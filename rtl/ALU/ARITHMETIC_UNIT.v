==> flow/design.v <==
module ARITHMETIC_UNIT  #(
    parameter DATA_WIDTH =8
) (
    input wire [DATA_WIDTH-1:0] A_Arith,
    input wire [DATA_WIDTH-1:0] B_Arith,
    input wire clk,
    input wire Arith_En,
    input wire [1:0] ALU_FUN_LS,
    output reg [DATA_WIDTH-1:0] Arith_OUT_reg,
    output reg [DATA_WIDTH-1:0] Carry_OUT_reg,
    output reg Arith_Flag_reg 
);
reg [DATA_WIDTH-1:0] Arith_OUT;
reg [DATA_WIDTH-1:0] Carry_OUT;
reg Arith_Flag; 
always @(*) 
begin
    if (Arith_En) 
    begin
        Arith_Flag=1'b1;
        case (ALU_FUN_LS)
           2'b00  : {Carry_OUT,Arith_OUT} = A_Arith + B_Arith;
           2'b01  : {Carry_OUT,Arith_OUT} = A_Arith - B_Arith;
           2'b10  : {Carry_OUT,Arith_OUT} = A_Arith * B_Arith; 
           2'b11  : {Carry_OUT,Arith_OUT} = A_Arith / B_Arith; 
        endcase
    end else
         begin
                Arith_Flag=1'b0;
                {Carry_OUT, Arith_OUT} = 'b0;
            end
end
    always @(posedge clk)
begin
    Arith_Flag_reg<=Arith_Flag;
    {Carry_OUT_reg,Arith_OUT_reg}<={Carry_OUT, Arith_OUT};
end
endmodule
# [Step by step through the tools: ARITHMETIC_UNIT]
# What the tools print for ARITHMETIC_UNIT, step after step.
# Lines are those of the file above, counted from 1.
# Operators carry their Yosys type and port widths (W data, S select, Z words).
# Library cell names are shortened.
# The mark - stands for no value.
[design] design="ARITHMETIC_UNIT" clock_port="clk" lib="sky130hd" corner="tt_025C_1v80"

# [After elaboration]
# Source: Yosys, flattened and elaborated, memories not mapped. Widths are those after wreduce; folded enables and synchronous resets count as part of the registers. Registers that Yosys merges into a memory's read port (data or address) are not register bits. Print and check cells do not count. Equal cells are merged and count once.
[word_totals] register_bits=17 input_bits=20 out_inout_bits=17 wordCells=13
[op_classes] n_addsub=2 mul=1 n_div=1 n_eq=3 muxes=2 reduce_and_logical=1
[op_table] cell="$div A8 B8 Y16" n=1
[op_table] cell="$mul A8 B8 Y16" n=1
[op_table] cell="$pmux W16 S4" n=1
[op_table] cell="$add A8 B8 Y9" n=1
[op_table] cell="$sub A8 B8 Y9" n=1
[op_table] cell="$eq A2 B2 Y1 const B" n=2
[op_table] cell="$eq A2 B1 Y1 const B" n=1
[op_table] cell="$logic_not A2 Y1" n=1
[op_table] cell="$mux W1" n=1

# [Logic depth]
# Longest topological path by Yosys (ltp), each cell counted once; first at word level (registers and memories cut), then after technology mapping (sequential cells cut; the memories' decode and read muxes count).
[depth] ltp_word=2 abc_area=0 depth_mapped=149 depth_no_buf=141

# [Mapped cells and area]
# Source: synth_stat.txt of the flow (Yosys; design flattened, memories mapped). It holds for the ABC_AREA given above (unset counts as 0); a run with the other value may have another netlist.
# Totals and module areas in this step are rounded.
[synth_totals] cell_count=1158 mapped_area_mm2=0.00873 ffs=17 buffers=38
[types] cell_type="ha_1" n=154 area_total_um2=1.93E+03
[types] cell_type="fa_1" n=38 area_total_um2=760.73
[types] cell_type="nor2_1" n=109 area_total_um2=409.142
[types] cell_type="a21oi_1" n=72 area_total_um2=360.346
[types] cell_type="inv_1" n=95 area_total_um2=356.592
[types] cell_type="dfxtp_1" n=17 area_total_um2=340.326
[types] cell_type="nand2_1" n=89 area_total_um2=334.07
[types] cell_type="xnor2_1" n=38 area_total_um2=332.819
[types] cell_type="o21a_1" n=43 area_total_um2=322.81
[types] cell_type="o21ai_0" n=52 area_total_um2=260.25
[types] cell_type="nor3_1" n=49 area_total_um2=245.235
[types] cell_type="mux2_2" n=21 area_total_um2=236.477
[types] cell_type="a21o_1" n=25 area_total_um2=187.68
[types] cell_type="xor2_1" n=21 area_total_um2=183.926
[types] cell_type="a211oi_1" n=18 area_total_um2=135.13
[types] cell_type="o31ai_1" n=17 area_total_um2=127.622
[types] cell_type="nand2b_1" n=20 area_total_um2=125.12
[types] cell_type="or3_1" n=19 area_total_um2=118.864
# Not listed: further types 63, cells in them 261.

# [Worst setup path after synthesis]
# Source: OpenSTA report_checks on the synthesized netlist (no wires, ideal clock, input and output delay 20% of the period each), path of least setup slack; recovery checks are left aside. Register names are those of the netlist, which keeps one name where synthesis merged equal registers.
[synth_timing] path_type="input-to-reg" start="in B_Arith[1]" end="reg Arith_OUT_reg[0]" period_ps=46500 input_delay_ps=9300 setup_ps=132 launch_ps=9300 arrival_ps=36276 required_time_ps=46368 setup_slack_ps=10092 delay_ps=27108 stages=131 path_buffers=8 synth_period_reached_ps=36408
# "delay_ps" is the arrival time less input delay plus setup time.
# "stages" counts driving pins, that of a launching flip-flop among them; a cell with two outputs on the path counts twice.
# "synth_period_reached_ps" = period - worst setup slack (recovery checks aside). The figure is calculated, with input and output delays left at 20% of the set period.
# The rows between start and end are the longest chain of elaborated cells between them; the timing report does not say that the signal goes this way. Where chains are equally long, one stands for them.
# Each line given opens the expression or statement behind the cell; cells for indexed reads and writes are added by Yosys, which also makes memories of some case tables.
[synth_between] path_cell_list="inv_1 -> ha_1 -> o211ai_1 -> a2111oi_0 -> ha_1 -> o21a_1 -> o22ai_1 -> mux2_2 -> ha_1 -> or3_1 -> o221a_2 -> o21a_1 -> mux2_2 -> ha_1 -> or3_1 -> o221a_2 -> a31o_2 -> or3_1 -> (+95 left out) -> a21o_1 -> a21o_1 -> a21o_1 -> nor4_1 -> o211a_1 -> nand3b_4 -> mux2_1 -> ha_1 -> a21oi_1 -> nor2b_1 -> o21ai_0 -> nand2b_1 -> a21oi_1 -> nor2b_1 -> o21ai_0 -> o311ai_0 -> o21bai_1 -> o21ai_0" elab_chain_len=2 cone_cells=2 lines_between=2 cone_classes="div: 1; mux: 1"
[synth_rtl] element="start, declared" line=5 source="input wire [DATA_WIDTH-1:0] B_Arith,"
[synth_rtl] element="$div A8 B8 Y16" line=25 source="2'b11  : {Carry_OUT,Arith_OUT} = A_Arith / B_Arith;"
[synth_rtl] element="$pmux W16 S4" line=21 source="case (ALU_FUN_LS)"
[synth_rtl] element="end, declared" line=9 source="output reg [DATA_WIDTH-1:0] Arith_OUT_reg,"

# [Path in the finished layout]
# Path of least setup slack in the final report of run 1 (OpenROAD, finished layout, wires in). Where an end is a register, its clock arrival counts in the times.
# The report prints the path's times to 10 ps; the period is as set.
[layout_timing] path_type="input-to-reg" start="in B_Arith[0]" end="reg Arith_OUT_reg[0]" period_ps=61800 input_delay_ps=12360 setup_ps=120 launch_ps=12360 arrival_ps=44600 required_time_ps=61930 setup_slack_ps=17330 stages=124 path_buffers=2
# The rows between start and end are the longest chain of elaborated cells between them; the timing report does not say that the signal goes this way. Where chains are equally long, one stands for them.
[layout_between] path_cell_list="clkdlybuf4s50_1 -> inv_1 -> ha_1 -> o211ai_1 -> a2111oi_0 -> ha_1 -> o21a_1 -> o22ai_1 -> mux2_2 -> ha_1 -> or3_1 -> o221a_2 -> o21ai_1 -> nor2_1 -> ha_1 -> or3_1 -> o221a_2 -> a31oi_1 -> (+88 left out) -> a21o_1 -> a21o_1 -> a21o_1 -> nor4_1 -> o211a_1 -> nand3b_4 -> mux2_1 -> ha_1 -> a21oi_1 -> nor2b_1 -> o21ai_0 -> nand2b_1 -> a21oi_1 -> nor2b_1 -> o21ai_0 -> o311ai_0 -> o21bai_1 -> o21ai_0" elab_chain_len=2 cone_cells=5 lines_between=5 cone_classes="add/sub: 2; mul: 1; div: 1; mux: 1"
[layout_rtl] element="start, declared" line=5 source="input wire [DATA_WIDTH-1:0] B_Arith,"
[layout_rtl] element="$div A8 B8 Y16" line=25 source="2'b11  : {Carry_OUT,Arith_OUT} = A_Arith / B_Arith;"
[layout_rtl] element="$pmux W16 S4" line=21 source="case (ALU_FUN_LS)"
[layout_rtl] element="end, declared" line=9 source="output reg [DATA_WIDTH-1:0] Arith_OUT_reg,"

ARITHMETIC_UNIT through Yosys and OpenROAD on sky130hd: 2 stored runs, unordered, with their settings and measured results. The constraints put input and output delay at 20% of the set period each and load the outputs with 0.01 pF.
"achieved_clock_period_ps": clock period set for the run, less the worst setup slack. It is reckoned from that one timing run; input and output delays stay at 20% of the period that was set.
"worst_path_allowed_less_slack_ps": the worst setup path's part of the clock period (all of it between registers, 20% less for each end at a port) less its slack. A launch clock that arrives late makes it longer, a capture clock that arrives late makes it shorter.
"worst_path_allowed_less_slack_ps" is given in steps of 10 ps.
The results are shown rounded.

[flow] run 1: files
==> flow/run.sh <==
#!/bin/bash
# the make line also repeats the synthesis and layout settings of config.mk as NAME=value (left out here)
make -C /OpenROAD-flow-scripts/flow DESIGN_CONFIG=/design/flow/config.mk WORK_HOME=/design/flow/orfs CLKGATE_MAP_FILE= finish
==> flow/config.mk <==
export PLATFORM = sky130hd
export DESIGN_NAME = ARITHMETIC_UNIT
export DESIGN_NICKNAME = ARITHMETIC_UNIT
export VERILOG_FILES = /design/flow/design.v
export SDC_FILE = /design/flow/constraint.sdc
export NUM_CORES = 4
export LEC_CHECK = 0
export CAP_MARGIN = 20
export CORE_ASPECT_RATIO = 0.71
export CORE_MARGIN = 2
export CORE_UTILIZATION = 18
export CTS_CLUSTER_DIAMETER = 128
export GPL_ROUTABILITY_DRIVEN = 1
export MAX_ROUTING_LAYER = met5
export PLACE_DENSITY_LB_ADDON = 0.25
export SLEW_MARGIN = 15
==> flow/constraint.sdc <==
create_clock -name core_clock -period 61.8 [get_ports {clk}]
set_input_delay 12.3600 -clock core_clock [delete_from_list [all_inputs] [get_ports {clk}]]
set_output_delay 12.3600 -clock core_clock [all_outputs]
set_load 0.01 [all_outputs]

[flow] run 1: metrics
[metrics] finish.stdcell_area_mm2 = 0.0099
[metrics] timing.hold.ws_ps = 13000
[metrics] setupTns_ps = 0
[metrics] total_die_area_mm2 = 0.0503
[metrics] post_synth_area_mm2 = 0.00873
[metrics] worst_path_allowed_less_slack_ps = 32110
[metrics] path_kind = input-to-reg
[metrics] final_util_frac = 0.208
[metrics] achieved_clock_period_ps = 44472
[metrics] worstSetupSlack_ps = 17300

[flow] run 2: files
==> flow/run.sh <==
#!/bin/bash
# the make line also repeats the synthesis and layout settings of config.mk as NAME=value (left out here)
make -C /OpenROAD-flow-scripts/flow DESIGN_CONFIG=/design/flow/config.mk WORK_HOME=/design/flow/orfs CLKGATE_MAP_FILE= finish
==> flow/config.mk <==
export PLATFORM = sky130hd
export DESIGN_NAME = ARITHMETIC_UNIT
export DESIGN_NICKNAME = ARITHMETIC_UNIT
export VERILOG_FILES = /design/flow/design.v
export SDC_FILE = /design/flow/constraint.sdc
export NUM_CORES = 4
export LEC_CHECK = 0
export CAP_MARGIN = 20
export CELL_PAD_IN_SITES_GLOBAL_PLACEMENT = 2
export CORE_MARGIN = 6
export CORE_UTILIZATION = 41
export CTS_CLUSTER_DIAMETER = 290
export GPL_TIMING_DRIVEN = 0
export HOLD_SLACK_MARGIN = 0.09
export MIN_ROUTING_LAYER = met1
export PLACE_DENSITY_LB_ADDON = 0.11
export SLEW_MARGIN = 20
export TNS_END_PERCENT = 15
==> flow/constraint.sdc <==
create_clock -name core_clock -period 37.7 [get_ports {clk}]
set_input_delay 7.5400 -clock core_clock [delete_from_list [all_inputs] [get_ports {clk}]]
set_output_delay 7.5400 -clock core_clock [all_outputs]
set_load 0.01 [all_outputs]

[flow] run 2: metrics
[metrics] finish.stdcell_area_mm2 = 0.00989
[metrics] timing.hold.ws_ps = 7890
[metrics] setupTns_ps = 0
[metrics] total_die_area_mm2 = 0.0249
[metrics] post_synth_area_mm2 = 0.00873
[metrics] worst_path_allowed_less_slack_ps = 28380
[metrics] path_kind = input-to-reg
[metrics] final_util_frac = 0.481
[metrics] achieved_clock_period_ps = 35920
[metrics] worstSetupSlack_ps = 1780
