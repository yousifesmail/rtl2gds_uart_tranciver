==> flow/design.v <==
module FSM_RX (
    input wire RX_in,
    input wire PAR_en,
    input wire clk,
    input wire rst,
    input wire Par_err,
    input wire STR_err,
    input wire STP_err,
    input wire [3:0] bit_cnt,
    input wire [4:0] edge_cnt,
    input wire [4:0] prescale,
    output reg par_chk_en,
    output reg enable,
    output reg dat_samp_en,
    output reg str_chk_en,
    output reg stp_chk_en,
    output reg data_valid,
    output reg deser_en,
    output reg PAR_CHK_New_bit,
    output reg reset_bit_cnt,
    output reg deser_New_bit
);
localparam  [2:0]Idle =3'b000 ,
                Start =3'b001 ,
                data =3'b010 ,
                Parity =3'b011 ,
                Stop =3'b100 ;
reg    [2:0]         curent_state,
                     next_state ;
always @(posedge clk or negedge rst) 
begin
    if(!rst)
    begin  
    curent_state<=Idle;
    end
    else
    curent_state<=next_state;
end
always @(*)
begin            
case (curent_state)
    Idle:
    begin
        if(RX_in)
            begin
                enable=1'b0;
                reset_bit_cnt=1'b1;
                par_chk_en=1'b0;
                str_chk_en=1'b0;
                stp_chk_en=1'b0;
                data_valid=1'b0;
                deser_en=1'b0;
                PAR_CHK_New_bit=1'b0;
                deser_New_bit=1'b0;
                dat_samp_en=1'b0;
            if (STP_err) 
                    begin
                        deser_en=1'b0;
                        data_valid=1'b0;
                    end 
                else
                    begin
                        deser_en=1'b1;
                        data_valid=1'b1;                
                    end   
                next_state=Idle;
            end
        else
            begin
                enable=1'b0;
                reset_bit_cnt=1'b1;
                par_chk_en=1'b0;
                str_chk_en=1'b0;
                stp_chk_en=1'b0;
                data_valid=1'b0;
                deser_en=1'b0;
                PAR_CHK_New_bit=1'b0;
                deser_New_bit=1'b0;
                dat_samp_en=1'b0;
                            if (STP_err) 
                    begin
                        deser_en=1'b0;
                        data_valid=1'b0;
                    end 
                else
                    begin
                        deser_en=1'b1;
                        data_valid=1'b1;                
                    end   
                next_state=Start;  
            end
    end
    Start:
    begin
        enable=1'b1;
        deser_en=1'b0;
        deser_New_bit=1'b0;            
        reset_bit_cnt=1'b0;
        par_chk_en=1'b0;
        data_valid=1'b0;
        dat_samp_en=1'b0;
        PAR_CHK_New_bit=1'b0;
        stp_chk_en=1'b0;
        if (edge_cnt!=prescale) 
            begin
                dat_samp_en=1'b0;
                str_chk_en=1'b0;    
                next_state=Start;   
            end
        else 
            begin
                dat_samp_en=1'b1;
                str_chk_en=1'b1;    
                next_state=data;
            end    
    end
    data:
        begin
            enable=1'b1;
            reset_bit_cnt=1'b0;
            dat_samp_en=1'b0;
            deser_New_bit=1'b0;            
            str_chk_en=1'b0;
            par_chk_en=1'b0;
            data_valid=1'b0;
            deser_en=1'b0;
            dat_samp_en=1'b0;
            reset_bit_cnt=1'b0;
            PAR_CHK_New_bit=1'b0;
            stp_chk_en=1'b0;
            if(STR_err)
            begin
                next_state=Idle;
            end    
else
begin
            if (bit_cnt!=4'b1001) begin
              begin
                    if (edge_cnt!=prescale) 
                        begin
                            deser_New_bit=1'b0;
                           PAR_CHK_New_bit=1'b0;
                            dat_samp_en=1'b0;
                            next_state=data;   
                        end
                    else 
                        begin
                            deser_New_bit=1'b1;
                            PAR_CHK_New_bit=1'b1;
                            dat_samp_en=1'b1;
                            next_state=data;
                        end    
                end  
            end
            else
                begin
                    deser_New_bit=1'b0;                                                dat_samp_en=1'b1;
                            dat_samp_en=1'b0;
                    PAR_CHK_New_bit=1'b0;            
                    if (PAR_en) 
                        begin
                        par_chk_en=1'b0;    
                        next_state=Parity;
                        end
                    else next_state=Stop;
                end     
        end
end
    Parity:
        begin
            deser_New_bit=1'b0;
            PAR_CHK_New_bit=1'b0;
            par_chk_en=1'b0;
            data_valid=1'b0;
            deser_en=1'b0;
            dat_samp_en=1'b0;
           reset_bit_cnt=1'b0;
            stp_chk_en=1'b0;
            str_chk_en=1'b0;
            enable=1'b1;
            if (bit_cnt!=4'b1010) 
                begin
                    if (edge_cnt!=prescale) begin
                    next_state=Parity;
                    deser_New_bit=1'b0;
                    end
                    else
                        begin
                            dat_samp_en=1'b1;
                            next_state=Parity;
                        end
                end
            else 
                begin
                    par_chk_en=1'b1;    
                    next_state=Stop;
                end    
        end
    Stop:
            begin
                reset_bit_cnt=1'b1;
                enable=1'b1;
                deser_New_bit=1'b0;
                dat_samp_en=1'b0;
                par_chk_en=1'b1;
                data_valid=1'b0;
                deser_en=1'b0;
                dat_samp_en=1'b0;
                PAR_CHK_New_bit=1'b0;
                stp_chk_en=1'b0;
                str_chk_en=1'b0;
                if (edge_cnt!=prescale) 
                    begin
                par_chk_en=1'b1;
               stp_chk_en=1'b0;
                next_state=Stop; 
                dat_samp_en=1'b0;
                    end
                else if(Par_err)
                begin
                next_state=Idle;    
                par_chk_en=1'b1;
               stp_chk_en=1'b0;
                dat_samp_en=1'b0;
                end
                else 
                    begin
                        dat_samp_en=1'b1;
                        par_chk_en=1'b0;    
                        stp_chk_en=1'b1;
                       next_state=Idle;   
                    end    
            end
        default:
        begin
                enable=1'b1;
                reset_bit_cnt=1'b1;
                par_chk_en=1'b0;
                str_chk_en=1'b0;
                stp_chk_en=1'b0;
                data_valid=1'b0;
                deser_en=1'b0;
                PAR_CHK_New_bit=1'b0;
                deser_New_bit=1'b0;
                dat_samp_en=1'b0;
                next_state=Idle;
        end
endcase
end
endmodule
## Reports on FSM_RX

Tool output for the design above, in the order of the flow.
Lines are those of the file above, counted from 1.
Library cell names are shortened.
A cell with -- has no value.

| inputs | value |
|---|---|
| top | FSM_RX |
| clock port | clk |
| library | sky130hd |
| timing corner | tt_025C_1v80 |

## Elaborated design

Source: Yosys, flattened and elaborated, memories not mapped. Widths are those after wreduce; folded enables and synchronous resets count as part of the registers. Registers that Yosys merges into a memory's read port (data or address) are not register bits. Print and check cells do not count. Equal cells are merged and count once.

| word-level totals | value |
|---|---|
| flip-flop bits (word level) | 3 |
| input bits | 21 |
| output and inout bits | 10 |
| elaborated cells | 36 |

| cells by class | value |
|---|---|
| equal/unequal tests | 7 |
| mux-type cells | 26 |
| reductions and logical operators | 2 |

Operators with widths:

| operator | count |
|---|---|
| 2-to-1 mux 1 bit | 17 |
| parallel mux 3 bit (select 5 bit) | 1 |
| 2-to-1 mux 3 bit | 5 |
| inequality test 4 bit (second input constant) | 2 |
| == test 3 x 2 -> 1 bit (second input constant) | 2 |
| inequality test 5 bit | 1 |
| parallel mux 1 bit (select 4 bit) | 1 |
| == test 3 x 1 -> 1 bit (second input constant) | 1 |
| == test 3 bit (second input constant) | 1 |
| zero test 3 bit | 1 |
| OR reduction 3 bit | 1 |
| parallel mux 1 bit (select 2 bit) | 1 |
| 2-to-1 mux 2 bit | 1 |

## Longest topological paths

Depth = most cells in a row (Yosys ltp): at word level without a register or memory, in the mapped netlist without a sequential cell, where the memories' decode and read muxes count.

| depth | value |
|---|---|
| depth after elaboration | 5 |
| ABC_AREA | 0 |
| mapped depth | 5 |
| gate-level depth less buffers | 3 |

## Netlist

Source: synth_stat.txt of the flow (Yosys; design flattened, memories mapped). It holds for the ABC_AREA given above (unset counts as 0); a run with the other value may have another netlist.

| mapped netlist | value |
|---|---|
| cells in the netlist | 46 |
| chip area (Yosys) | 416.6 um2 |
| sequential area | 126.4 um2 |
| mapped flip-flops | 5 |
| buffer cells | 4 |

Cell types:

| cell type | count | total area (um2) |
|---|---|---|
| dfrtp_1 | 4 | 100.096 |
| xor2_1 | 5 | 43.792 |
| dfstp_2 | 1 | 26.275 |
| o31ai_2 | 2 | 25.024 |
| nor3_1 | 4 | 20.019 |
| a311oi_2 | 1 | 15.014 |
| buf_4 | 2 | 15.014 |
| nand2_1 | 4 | 15.014 |
| o21ai_0 | 3 | 15.014 |
| nand4_1 | 2 | 12.512 |
| nor4_2 | 1 | 12.512 |
| buf_6 | 1 | 11.261 |
| inv_1 | 3 | 11.261 |
| nand4bb_1 | 1 | 11.261 |
| nor4bb_1 | 1 | 10.01 |
| o221ai_1 | 1 | 8.758 |
| or3b_1 | 1 | 8.758 |
| a22oi_1 | 1 | 7.507 |

Other cell types: 8; their cells: 8.

## Path before layout

Path of least setup slack by OpenSTA after synthesis, without wires, with an ideal clock, recovery checks aside; 20% of the period is set as input and as output delay. Where synthesis merged equal registers, the netlist keeps one of their names.

| path after synthesis | value |
|---|---|
| path type | input to output |
| from | input port prescale[2] |
| to | output port deser_New_bit |
| clock period | 2.79 ns |
| external input delay | 0.558 ns |
| external output delay | 0.558 ns |
| time at the first pin | 0.558 ns |
| arrival time | 1.781 ns |
| data required time | 2.232 ns |
| slack | 0.451 ns |
| delay of the path | 1.223 ns |
| stages on the path | 5 |
| buffers on the path | 2 |
| period reached after synthesis | 2.339 ns |

"delay of the path" = arrival - input delay + setup time.
A path that ends at an output port has no setup time.
"stages on the path" counts driving pins, that of a launching flip-flop among them; a cell with two outputs on the path counts twice.
"period reached after synthesis" = period - worst setup slack (recovery checks aside). The figure is calculated, with input and output delays left at 20% of the set period.
The rows between start and end are the longest chain of elaborated cells between them; the timing report does not say that the signal goes this way. Where chains are equally long, one stands for them.
Each line given opens the expression or statement behind the cell; cells for indexed reads and writes are added by Yosys, which also makes memories of some case tables.

| between the ends, after synthesis | value |
|---|---|
| cell sequence | xor2_1 > or3_1 > buf_6 > nor3_1 > buf_4 |
| cells in the longest elaborated chain | 5 |
| elaborated cells between the ends (all ways) | 5 |
| those cells by class | 1 x eq/ne; 4 x mux |

Ends and longest elaborated chain, after synthesis:

| element | line | source |
|---|---|---|
| start, declared | 11 | `input wire [4:0] prescale,` |
| inequality test 5 bit | 139 | `if (edge_cnt!=prescale)` |
| 2-to-1 mux 1 bit | 139 |  |
| 2-to-1 mux 1 bit | 137 | `if (bit_cnt!=4'b1001) begin` |
| 2-to-1 mux 1 bit | 131 | `if(STR_err)` |
| 2-to-1 mux 1 bit | 41 | `case (curent_state)` |
| end, declared | 21 | `output reg deser_New_bit` |

Nets of the timed path that keep an RTL name, with a line that drives or declares them; the list need not be complete.

Nets with RTL names, path after synthesis:

| net | line |
|---|---|
| PAR_CHK_New_bit | 41 |

## Worst path after layout

Path of least setup slack in the final report of run 2 (OpenROAD, finished layout, wires in). Where an end is a register, its clock arrival counts in the times.

| path after layout | value |
|---|---|
| path type | input to output |
| from | input port edge_cnt[3] |
| to | output port str_chk_en |
| clock period | 2.06 ns |
| external input delay | 0.41 ns |
| external output delay | 0.41 ns |
| time at the first pin | 0.41 ns |
| arrival time | 1.57 ns |
| data required time | 1.65 ns |
| slack | 0.08 ns |
| stages on the path | 6 |
| buffers on the path | 3 |

The rows between start and end are the longest chain of elaborated cells between them; the timing report does not say that the signal goes this way. Where chains are equally long, one stands for them.

| between the ends, after layout | value |
|---|---|
| cell sequence | buf_8 > xor2_2 > or3_4 > buf_6 > nor3_4 > buf_2 |
| cells in the longest elaborated chain | 3 |
| elaborated cells between the ends (all ways) | 3 |
| those cells by class | 1 x eq/ne; 2 x mux |

Ends and longest elaborated chain, after layout:

| element | line | source |
|---|---|---|
| start, declared | 10 | `input wire [4:0] edge_cnt,` |
| inequality test 5 bit | 104 | `if (edge_cnt!=prescale)` |
| 2-to-1 mux 1 bit | 104 |  |
| 2-to-1 mux 1 bit | 41 | `case (curent_state)` |
| end, declared | 15 | `output reg str_chk_en,` |

Memo
Re: implementation data of FSM_RX

Stored flow runs of FSM_RX (2 of them; Yosys, OpenROAD, sky130hd). They differ in their settings and are not a sequence. Constraints: input delay and output delay 20% of the set period each, output load 0.01 pF.
"clock period reached" = clock period - worst setup slack. The figure is calculated, with input and output delays left at 20% of the set period.
"time of the worst setup path" is the time allowed to the run's worst setup path (the clock period less input and output delay, where it has them) less its slack. Clock arrival times count: a late capture clock shortens it, a late launch clock lengthens it.
"overall power" rests on the timing tool's default activity at the inputs, not on a simulated workload.

#### Run 1

| setting | value |
|---|---|
| period_ns | `1.66` |
| CORE_UTILIZATION | `64` |
| PLACE_DENSITY_LB_ADDON | `0.16` |
| HOLD_SLACK_MARGIN | `0.27` |
| CORE_MARGIN | `6` |
| CELL_PAD_IN_SITES_GLOBAL_PLACEMENT | `3` |
| TNS_END_PERCENT | `100` |
| GPL_ROUTABILITY_DRIVEN | `1` |
| CTS_CLUSTER_DIAMETER | `46` |
| CAP_MARGIN | `0` |
| SLEW_MARGIN | `5` |

Unfinished; error PDN-0185 in floorplanning.

#### Run 2

| setting | value |
|---|---|
| period_ns | `2.06` |
| SETUP_SLACK_MARGIN | `0.5` |
| CAP_MARGIN | `20` |
| CORE_MARGIN | `2` |
| CORE_UTILIZATION | `40` |
| SLEW_MARGIN | `20` |

| result | value |
|---|---|
| standard-cell area after routing | 912.1 um2 |
| netlist area reported by Yosys | 416.6 um2 |
| clock period reached | 1.985 ns |
| overall power | 0.4078 mW |
| total negative slack | 0.000 ns |
| setup slack of the worst path | 0.075 ns |
| final design utilization | 96.0 % |
| time of the worst setup path | 1.16 ns |
| worst setup path kind | input to output |
| area inside the die boundary | 1,315.9 um2 |
